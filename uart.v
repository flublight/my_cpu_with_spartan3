==> flow/design.v <==
`timescale 1ns / 1ps
module uart_tx(
  input clk,
  input rst,
  input tx_start,
  input[7:0] tx_data,
  output reg tx_end,
  output wire tx_busy,
  output reg tx
  );
  reg state;
  reg [8:0]div_cnt;
  reg [3:0]bit_cnt;
  reg [7:0]shit_reg;
  assign tx_busy = state;
  always @ (posedge clk or negedge rst) begin
    if(~rst)begin
      state<=0;
      div_cnt<=0;
      bit_cnt<=0;
      shit_reg<=0;
      tx_end<=0;
      tx<=0;
    end
    else begin
      case (state)
      0:begin 
        if(tx_start)begin
          state<=1;
          shit_reg<=tx_data;
          tx<=1; 
        end
        tx_end<=0;
      end
      1:begin 
        if(div_cnt==0)begin
          case(bit_cnt)
            8:begin 
              bit_cnt<=9; 
              tx<=0;
            end
            9:begin  
                state<=0;
                bit_cnt<=0;
                tx_end<=0;
            end
            default :begin
                bit_cnt<=bit_cnt+1;
                shit_reg<=shit_reg<<1'b1;
                tx<=shit_reg[0];
            end
          endcase
          div_cnt<=260; 
          end
          else div_cnt<=div_cnt-1; 
      end
      endcase
    end
  end
endmodule
module uart_rx(
  input clk,
  input rst,
  output reg[7:0] rx_data,
  output wire rx_busy,
  output reg rx_end,
  input  rx
  );
  reg state;
  reg [8:0]div_cnt;
  reg [3:0]bit_cnt;
  assign rx_busy=~state;
  always @ (posedge clk or negedge rst) begin
    if(~rst)begin
      state<=0;
      div_cnt<=0;
      bit_cnt<=0;
      rx_end<=0;
      rx_data<=0;
    end
    else begin
      case (state)
      0:begin 
        if(~rx)begin  
          state<=1;
        end
        rx_end<=0;
      end
      1:begin 
        if(div_cnt==0)begin
          case(bit_cnt)
            9:begin 
              state<=0;
              bit_cnt<=0; 
              div_cnt<=130;
              if(rx)rx_end<=1;  
            end
            default :begin
                bit_cnt<=bit_cnt+1;
                div_cnt<=260;
                rx_data<={rx,rx_data[7:1]};
            end
          endcase
        end
        else div_cnt<=div_cnt-1; 
      end
      endcase
    end
  end
endmodule
module uart_ctrl (
  input clk,
  input rst,
  input cs,
  input as,
  input rw,
  input addr,
  input [31:0] wr_data,
  output reg[31:0] rd_data,
  output reg rdy,
  output reg irq_rx,
  output reg irq_tx,
  input rx_busy,
  input rx_end,
  input[7:0] rx_data,
  input tx_busy,
  input tx_end,
  output reg tx_start,
  output reg[7:0] tx_data
);
  reg [7:0]rx_buf;
  always @ (posedge clk or negedge rst) begin
    if(~rst)begin
      irq_rx<=0;
      irq_tx<=0;
      rdy<=0;
      rd_data<=0;
      tx_start<=0;
    end
    else begin
      if(cs && as) rdy<=1;
      else rdy<=0;
      if(cs && as && rw==0)begin
        if(~addr)rd_data<={28'b0,tx_busy,rx_busy,irq_tx,irq_rx};  
        else rd_data<={24'b0,rx_buf};
      end
      else rd_data<=0;
      if(tx_end)  
        irq_tx<=1;
      else if(cs && as && rw && ~addr)irq_tx<=wr_data[1];
      if(rx_end) 
        irq_rx<=0;
      else if(cs && as && rw && ~addr)irq_tx<=wr_data[0];
      if(cs && as && rw && addr)begin  
        tx_start<=1;
        tx_data<=wr_data[7:0];
      end
      else begin
        tx_start<=0;
        tx_data<=0;
      end
      if(rx_end)rx_buf<=rx_data;
    end
  end
endmodule  
module uart (
	input  wire				   clk,		  
	input  wire				   reset,	  
	input  wire				   cs_,		  
	input  wire				   as_,		  
	input  wire				   rw,		  
	input  wire  addr,	  
	input  wire [31:0] wr_data,	  
	output wire [31:0] rd_data,	  
	output wire				   rdy_,	  
	output wire				   irq_rx,	  
	output wire				   irq_tx,	  
	input  wire				   rx,		  
	output wire				   tx		  
);
	wire					   rx_busy;	  
	wire					   rx_end;	  
	wire [7:0]		   rx_data;	  
	wire					   tx_busy;	  
	wire					   tx_end;	  
	wire					   tx_start;  
	wire [7:0]		   tx_data;	  
	uart_ctrl uart_ctrl (
		.clk	  (clk),	    
		.rst	  (reset),	    
		.cs	  (cs_),	    
		.as	  (as_),	    
		.rw		  (rw),		    
		.addr	  (addr),	    
		.wr_data  (wr_data),    
		.rd_data  (rd_data),    
		.rdy	  (rdy_),	    
		.irq_rx	  (irq_rx),	    
		.irq_tx	  (irq_tx),	    
		.rx_busy  (rx_busy),    
		.rx_end	  (rx_end),	    
		.rx_data  (rx_data),    
		.tx_busy  (tx_busy),    
		.tx_end	  (tx_end),	    
		.tx_start (tx_start),   
		.tx_data  (tx_data)	    
	);
	uart_tx uart_tx (
		.clk	  (clk),	    
		.rst	  (reset),	    
		.tx_start (tx_start),   
		.tx_data  (tx_data),    
		.tx_busy  (tx_busy),    
		.tx_end	  (tx_end),	    
		.tx		  (tx)		    
	);
	uart_rx uart_rx (
		.clk	  (clk),	    
		.rst	  (reset),	    
		.rx_busy  (rx_busy),    
		.rx_end	  (rx_end),	    
		.rx_data  (rx_data),    
		.rx		  (rx)		    
	);
endmodule
## Reports on uart

Tool output for the design above, in the order of the flow.
Lines are those of the file above, counted from 1.
Operators carry their Yosys type and port widths (W data, S select, Z words).
Library cell names are shortened.
Not given: --

| set-up | value |
|---|---|
| top | uart |
| clock port | clk |
| standard-cell library | sky130hd |
| timing corner | tt_025C_1v80 |

## After elaboration

Yosys after proc, flatten, opt, wreduce and memory -nomap, before mapping. Memory bits, and registers merged into a memory's read port (data or address), are not among the register bits. Print and check cells are not counted. Equal cells are merged and count once.

| bit counts | value |
|---|---|
| memory bits (writable) | 0 |
| memory bits (read-only) | 0 |
| bits in registers | 84 |
| word width x clocked read ports | 0 |
| memories kept | 0 |
| latch bits | 0 |
| bits of input ports | 39 |

| operators by class | value |
|---|---|
| equality and inequality tests | 11 |
| reduce/logical cells | 16 |
| bitwise logic cells | 5 |
| magnitude comparators | 0 |
| $mul | 0 |
| shift operators | 0 |
| multiplexer cells | 36 |
| div/mod/pow operators | 0 |
| add/sub/neg operators | 4 |

Operator list:

| operator | number |
|---|---|
| $mux W32 | 1 |
| $mux W9 | 3 |
| $mux W1 | 22 |
| $sub A9 B1 Y9 const B | 2 |
| $logic_not A9 Y1 | 2 |
| $ne A2 B2 Y1 const B | 8 |
| $pmux W1 S2 | 7 |
| $reduce_and A3 Y1 | 4 |
| $eq A4 B4 Y1 const B | 3 |
| $reduce_and A2 Y1 | 4 |
| $add A4 B1 Y4 const B | 2 |
| $pmux W4 S2 | 1 |
| $mux W8 | 1 |
| $logic_and A1 B1 Y1 | 5 |
| $not A1 Y1 | 5 |
| $mux W4 | 1 |
| $reduce_or A2 Y1 | 1 |

## Logic depth

Depth = most cells in a row (Yosys ltp): at word level without a register or memory, in the mapped netlist without a sequential cell, where the memories' decode and read muxes count.

| logic depth | value |
|---|---|
| depth after elaboration | 7 |
| ABC_AREA | 0 |
| mapped depth | 7 |

## After synthesis

Source: synth_stat.txt of the flow (Yosys; design flattened, memories mapped). It holds for the ABC_AREA given above (unset counts as 0); a run with the other value may have another netlist.

| synthesis totals | value |
|---|---|
| sequential part of the area | 1521.5 um2 |
| mapped flip-flops | 59 |
| mapped area | 2867.8 um2 |
| buffer cells | 29 |
| cell count | 252 |

Cell types:

| type | number | total area (um2) |
|---|---|---|
| dfrtp_1 | 50 | 1251.2 |
| edfxtp_1 | 9 | 270.259 |
| buf_4 | 25 | 187.68 |
| mux2_2 | 8 | 90.086 |
| nor3_1 | 15 | 75.072 |
| ha_1 | 5 | 62.56 |
| mux2i_1 | 6 | 60.058 |
| o21ai_0 | 11 | 55.053 |
| nand2_1 | 14 | 52.55 |
| xnor2_1 | 6 | 52.55 |
| and2_1 | 8 | 50.048 |
| inv_1 | 12 | 45.043 |
| nor2_1 | 12 | 45.043 |
| nand2b_1 | 7 | 43.792 |
| a21oi_1 | 8 | 40.038 |
| a21o_1 | 4 | 30.029 |
| nand4bb_4 | 1 | 27.526 |
| and3_1 | 4 | 25.024 |

Not listed: further types 32, cells in them 47.
By module: a second synthesis without flattening, with its own total; a netlist apart from the flattened one above.

| unflattened totals | value |
|---|---|
| cell total of the unflattened synthesis | 271 |
| area total of the unflattened synthesis | 3248.1 um2 |

Each row is one instance without its submodules.

Modules:

| module | area (um2) | cells | instances | seq. area (um2) |
|---|---|---|---|---|
| uart_ctrl | 1168.6 | 85 | 1 | 755.7 |
| uart_rx | 1146.1 | 95 | 1 | 575.6 |
| uart_tx | 933.4 | 91 | 1 | 400.4 |
| uart | 0.0 | 0 | 1 | 0.0 |

## Timing after synthesis

Source: OpenSTA report_checks on the synthesized netlist (no wires, ideal clock, input and output delay 20% of the period each), path of least setup slack; recovery checks are left aside. Register names are those of the netlist, which keeps one name where synthesis merged equal registers.

| path after synthesis | value |
|---|---|
| path type | register -> register |
| from | reg uart_rx.div_cnt[0] |
| to | reg uart_rx.rx_data[0] |
| clock period | 1.96 ns |
| delay of the path | 1.709 ns |
| stages | 8 |
| required time | 1.835 ns |
| path buffers | 1 |
| slack | 0.251 ns |
| arrival time | 1.584 ns |
| synthesis period reached | 1.709 ns |

"delay of the path" is the arrival time less input delay plus setup time.
"stages" counts driving pins, that of a launching flip-flop among them; a cell with two outputs on the path counts twice.
"synthesis period reached" is the clock period less the worst setup slack; recovery checks do not enter. This is arithmetic on one report: input and output delays are still those of the set period (20% each).
The rows between start and end are the longest chain of elaborated cells between them; the timing report does not say that the signal goes this way. Where chains are equally long, one stands for them.
A line is the first line of the expression or statement that the cell stems from. Yosys adds cells for indexed reads and writes and turns some case tables into memories.
At most two assigning lines are given for a register; there are more.

| on the way, after synthesis | value |
|---|---|
| path through | dfrtp_1 inv_1 ha_1 and4bb_4 and3_1 buf_6 nand2_4 mux2_2 |
| cells in the longest elaborated chain | 2 |
| elaborated cells between the ends (all ways) | 2 |
| source lines of those cells | 1 |

Ends and longest elaborated chain, after synthesis:

| element | RTL line | RTL |
|---|---|---|
| from (decl) | 70 | `reg [8:0]div_cnt;` |
| from (assign) | 76 | `div_cnt<=0;` |
| from (assign) | 105 | `else div_cnt<=div_cnt-1;` |
| $logic_not A9 Y1 | 90 | `if(div_cnt==0)begin` |
| $reduce_and A3 Y1 | -- |  |
| to (assign) | 79 | `rx_data<=0;` |
| to (assign) | 101 | `rx_data<={rx,rx_data[7:1]};` |
| to (decl) | 64 | `output reg[7:0] rx_data,` |

# Flow runs of uart

module uart, platform sky130hd, 2 stored runs of the flow under differing settings, order arbitrary. Input and output delays are each 20% of the period that was set; the output load is 0.01 pF.
Settings: -- = not set for that run.

| run name | period_ns | CORE_UTILIZATION | SETUP_SLACK_MARGIN | PLACE_DENSITY | HOLD_SLACK_MARGIN | CORE_ASPECT_RATIO | GPL_TIMING_DRIVEN | CTS_CLUSTER_SIZE | SLEW_MARGIN | CAP_MARGIN | CORE_MARGIN | PLACE_DENSITY_LB_ADDON | CELL_PAD_IN_SITES_GLOBAL_PLACEMENT | MIN_ROUTING_LAYER |
|---|---|---|---|---|---|---|---|---|---|---|---|---|---|---|
| run 1 | 1.11 | 72 | 0.21 | 0.52 | 0.06 | 1.96 | 1 | 56 | 35 | 20 | 2 | -- | -- | -- |
| run 2 | 2.72 | 53 | -- | -- | -- | -- | -- | 21 | 20 | 20 | 2 | 0.2 | 3 | met2 |

Run 1: stopped before the end: clock tree synthesis reported DPL-0038
Run 2: stopped before the end: placement reported FLW-0024

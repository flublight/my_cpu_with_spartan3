==> flow/design.v <==
`timescale 1ns / 1ps
module timer(
    input clk,
    input rst,
    input cs,
    input as,
    input rw,
    input [1:0]addr, 
    input [32-1:0]wr_data,
    output reg[32-1:0]rd_data,
    output reg rdy,
    output reg irq
    );
reg mode,start;
reg[32-1:0]expr_val,counter;
wire expr_flg;
always@(posedge clk or negedge rst)begin
  if(~rst)begin
    rd_data<=0;
    rdy<=0;
    irq<=0;
    expr_val<=0;
    counter<=0;
    mode<=0;
    start<=0;
  end
  else begin
    if(cs&&as && ~rw)begin 
    case(addr)
      0:rd_data<=mode*2+start; 
      1:rd_data<=irq; 
      2:rd_data<=expr_val;
      3:rd_data<=counter;
    endcase
    end
    else rd_data<=0;
    if(cs&&as && rw && addr==0)begin
        start<=wr_data[0];
        mode<=wr_data[1];
    end
    else if(~expr_flg)start<=0;
    if(expr_flg)irq<=0;
    else if(cs&&as&&rw&&addr==1)irq<=wr_data[0];
    if(cs&&as&&rw&&addr==2)expr_val<=wr_data;
    if(cs&&as&&rw&&addr==3)counter<=wr_data;
    else if(expr_flg)counter<=0;
    else if(start)counter<=counter+1;
    if(cs&&as)rdy<=1;
    else rdy<=0;
  end
end
endmodule
-- From RTL to reports: timer
The steps from the RTL of timer to its reports follow in flow order.
Lines are those of the file above, counted from 1.
Library cell names are shortened.
The mark -- stands for no value.
- design top: timer
- clock input: clk
- standard-cell library: sky130hd
- corner: tt_025C_1v80

-- Word-level counts
Counts by Yosys on the flattened word-level netlist (proc, flatten, opt, wreduce; memories kept). Register bits leave out memories and registers merged into their read ports (data or address). Print and check cells are left out. Cells with the same type and inputs are merged into one.
- add/subtract/negate cells: 2
- noted eq/ne operators: 4
- multiplexer cells: 10
- bitwise operators: 1
- reduce/logical cells at 10
- operators by type and width (kind ; number):
    case mux 32 bit (select 4 bit) ; 1
    2-to-1 mux 32 bit ; 4
    adder 32 x 1 -> 32 bit (second input constant) ; 1
    logical AND 1 bit ; 7
    2-to-1 mux 1 bit ; 5
    == test 2 bit (second input constant) ; 2
    adder 2 x 1 -> 3 bit ; 1
    nonzero test 3 bit ; 1
    == test 2 x 1 -> 1 bit (second input constant) ; 1
    inequality test 2 x 1 -> 1 bit (second input constant) ; 1
    zero test 2 bit ; 1
    nonzero test 2 bit ; 1
    inverter 1 bit ; 1
- bits in registers at 100
- bits of input ports: 39
- output and inout bits: 34
- word-level cells: 34

-- Depth
Yosys ltp: most cells in a row. Word level: on the elaborated netlist, between registers, memories and ports. Mapped: between sequential cells and ports; inverters and the memories' decode and read muxes count.
- word-level depth: 5
- noted ABC_AREA: 0
- mapped depth: 8

-- After synthesis
Source: synth_stat.txt of the flow (Yosys; design flattened, memories mapped). It holds for the ABC_AREA given above (unset counts as 0); a run with the other value may have another netlist.
- cell types (cell type ; number ; total area (um^2)):
    dfrtp_1 ; 100 ; 2502.4
    mux2_2 ; 35 ; 394.128
    mux2i_1 ; 30 ; 300.288
    nor2_1 ; 48 ; 180.173
    nand2_1 ; 30 ; 112.608
    o31ai_1 ; 12 ; 90.086
    or4_1 ; 12 ; 90.086
    nand4_1 ; 14 ; 87.584
    xnor2_1 ; 10 ; 87.584
    clkbuf_1 ; 22 ; 82.579
    a31oi_1 ; 13 ; 81.328
    o21ai_0 ; 15 ; 75.072
    nand3_1 ; 12 ; 60.058
    nor4_1 ; 7 ; 43.792
    and4_1 ; 4 ; 35.034
    xor2_1 ; 4 ; 35.034
    inv_1 ; 7 ; 26.275
    buf_6 ; 2 ; 22.522
Not listed: further types 16, cells in them 29.
- noted mapped cells: 406
- synthesis area at 4526.8 um^2
- flip-flops: 100

-- Timing after synthesis
Path of least setup slack by OpenSTA after synthesis, without wires, with an ideal clock, recovery checks aside; 20% of the period is set as input and as output delay. Where synthesis merged equal registers, the netlist keeps one of their names.
- kind: register to register
- start point: reg counter
- end point: reg counter
- period at 2.14 ns
- noted setup time: 0.082 ns
- launch time at the first pin: 0.000 ns
- noted arrival: 2.024 ns
- noted data required time: 2.058 ns
- slack at 0.034 ns
- delay of the path: 2.106 ns
- noted stages: 8
- path buffers at 3
- synthesis period reached: 2.106 ns
"delay of the path" is the arrival time less input delay plus setup time.
"stages": output pins that drive a net of the path, with the launching flip-flop's if there is one; two outputs of one cell count as two.
"synthesis period reached" = period - worst setup slack (recovery checks aside). The figure is calculated, with input and output delays left at 20% of the set period.
Where an end lacks its bit number, it is one bit of the signal, or one of the new flip-flops if synthesis recoded a state register.
A register here has more assigning lines than the two given.
- path through: dfrtp_1 > clkbuf_2 > nand4_4 > or4_4 > buf_6 > buf_6 > or4_1 > a31oi_1
- RTL lines, path after synthesis (element ; line ; text):
    start, declared ; 15 ; reg[32-1:0]expr_val,counter;
    start, assigned ; 45 ; if(cs&&as&&rw&&addr==3)counter<=wr_data;
    start, assigned ; 47 ; else if(start)counter<=counter+1;
    end, assigned ; 45 ;
    end, assigned ; 47 ;
    end, declared ; 15 ;
Chain of elaborated cells between the ends: none given.

-- Worst path after layout
From the final timing report of stored run 1: the path of least setup slack in the routed layout; clock arrival at registers is part of the times.
- kind: register to register
- start point: reg counter
- end point: reg counter
- period at 3.19 ns
- noted setup time: 0.08 ns
- launch time at the first pin: 0.34 ns
- noted arrival: 2.50 ns
- noted data required time: 3.45 ns
- slack at 0.95 ns
- noted stages: 5
- path buffers at 0
Where an end lacks its bit number, it is one bit of the signal, or one of the new flip-flops if synthesis recoded a state register.
A register here has more assigning lines than the two given.
- path through: dfrtp_1 > nand4_4 > or4_4 > or4_1 > a31oi_1
- RTL lines, path post-layout (element ; line ; text):
    start, declared ; 15 ; reg[32-1:0]expr_val,counter;
    start, assigned ; 45 ; if(cs&&as&&rw&&addr==3)counter<=wr_data;
    start, assigned ; 47 ; else if(start)counter<=counter+1;
    end, assigned ; 45 ;
    end, assigned ; 47 ;
    end, declared ; 15 ;
Chain of elaborated cells between the ends: none given.

==> results <==
Below are 2 stored runs of the flow (Yosys, OpenROAD; platform sky130hd) on timer, each with its settings and what was measured, unordered. Constraints: input delay and output delay 20% of the set period each, output load 0.01 pF.
"achieved clock period" means the clock period less the worst setup slack. The figure is calculated, with input and output delays left at 20% of the set period.
By "critical setup path time" is meant the share of the clock period that the worst setup path is allowed (20% is reserved at inputs, 20% at outputs), minus its slack. Clock arrival times at its registers enter into it.
"total design power": no workload was simulated; the value follows from the tool's default switching activity.

Stored run 1

==> flow/run.sh <==
#!/bin/bash
# the make line also repeats the synthesis and layout settings of config.mk as NAME=value (left out here)
make -C /OpenROAD-flow-scripts/flow DESIGN_CONFIG=/design/flow/config.mk WORK_HOME=/design/flow/orfs CLKGATE_MAP_FILE= finish
==> flow/config.mk <==
export PLATFORM = sky130hd
export DESIGN_NAME = timer
export DESIGN_NICKNAME = timer
export VERILOG_FILES = /design/flow/design.v
export SDC_FILE = /design/flow/constraint.sdc
export NUM_CORES = 4
export LEC_CHECK = 0
export CAP_MARGIN = 20
export CELL_PAD_IN_SITES_GLOBAL_PLACEMENT = 2
export CORE_MARGIN = 4
export CORE_UTILIZATION = 33
export CTS_CLUSTER_DIAMETER = 184
export GPL_ROUTABILITY_DRIVEN = 1
export MAX_ROUTING_LAYER = met4
export PLACE_DENSITY_LB_ADDON = 0.25
export SLEW_MARGIN = 20
==> flow/constraint.sdc <==
create_clock -name core_clock -period 3.19 [get_ports {clk}]
set_input_delay 0.6380 -clock core_clock [delete_from_list [all_inputs] [get_ports {clk}]]
set_output_delay 0.6380 -clock core_clock [all_outputs]
set_load 0.01 [all_outputs]

Measured in stored run 1:
- noted the chip area after synthesis (Yosys): 4526.8 um^2
- overall die area: 15655.0 um^2
- area of the standard cells in the finished layout: 5718.0 um^2
- utilization in the final report at 42.8%
- setup slack of the worst path at 0.949 ns
- noted the post-route setup TNS: 0.000 ns
- noted the total design power: 3.545 mW
- achieved clock period: 2.241 ns
- noted the critical setup path time: 2.24 ns
- kind of the worst setup path: register to register

Stored run 2

==> flow/run.sh <==
#!/bin/bash
# the make line also repeats the synthesis and layout settings of config.mk as NAME=value (left out here)
make -C /OpenROAD-flow-scripts/flow DESIGN_CONFIG=/design/flow/config.mk WORK_HOME=/design/flow/orfs CLKGATE_MAP_FILE= finish
==> flow/config.mk <==
export PLATFORM = sky130hd
export DESIGN_NAME = timer
export DESIGN_NICKNAME = timer
export VERILOG_FILES = /design/flow/design.v
export SDC_FILE = /design/flow/constraint.sdc
export NUM_CORES = 4
export LEC_CHECK = 0
export CAP_MARGIN = 20
export CORE_MARGIN = 2
export CORE_UTILIZATION = 49
export SLEW_MARGIN = 20
==> flow/constraint.sdc <==
create_clock -name core_clock -period 2.36 [get_ports {clk}]
set_input_delay 0.4720 -clock core_clock [delete_from_list [all_inputs] [get_ports {clk}]]
set_output_delay 0.4720 -clock core_clock [all_outputs]
set_load 0.01 [all_outputs]

Measured in stored run 2:
- noted the chip area after synthesis (Yosys): 4526.8 um^2
- overall die area: 10023.0 um^2
- area of the standard cells in the finished layout: 5666.7 um^2
- utilization in the final report at 62.2%
- setup slack of the worst path at 0.217 ns
- noted the post-route setup TNS: 0.000 ns
- noted the total design power: 4.683 mW
- achieved clock period: 2.143 ns
- noted the critical setup path time: 2.14 ns
- kind of the worst setup path: register to register
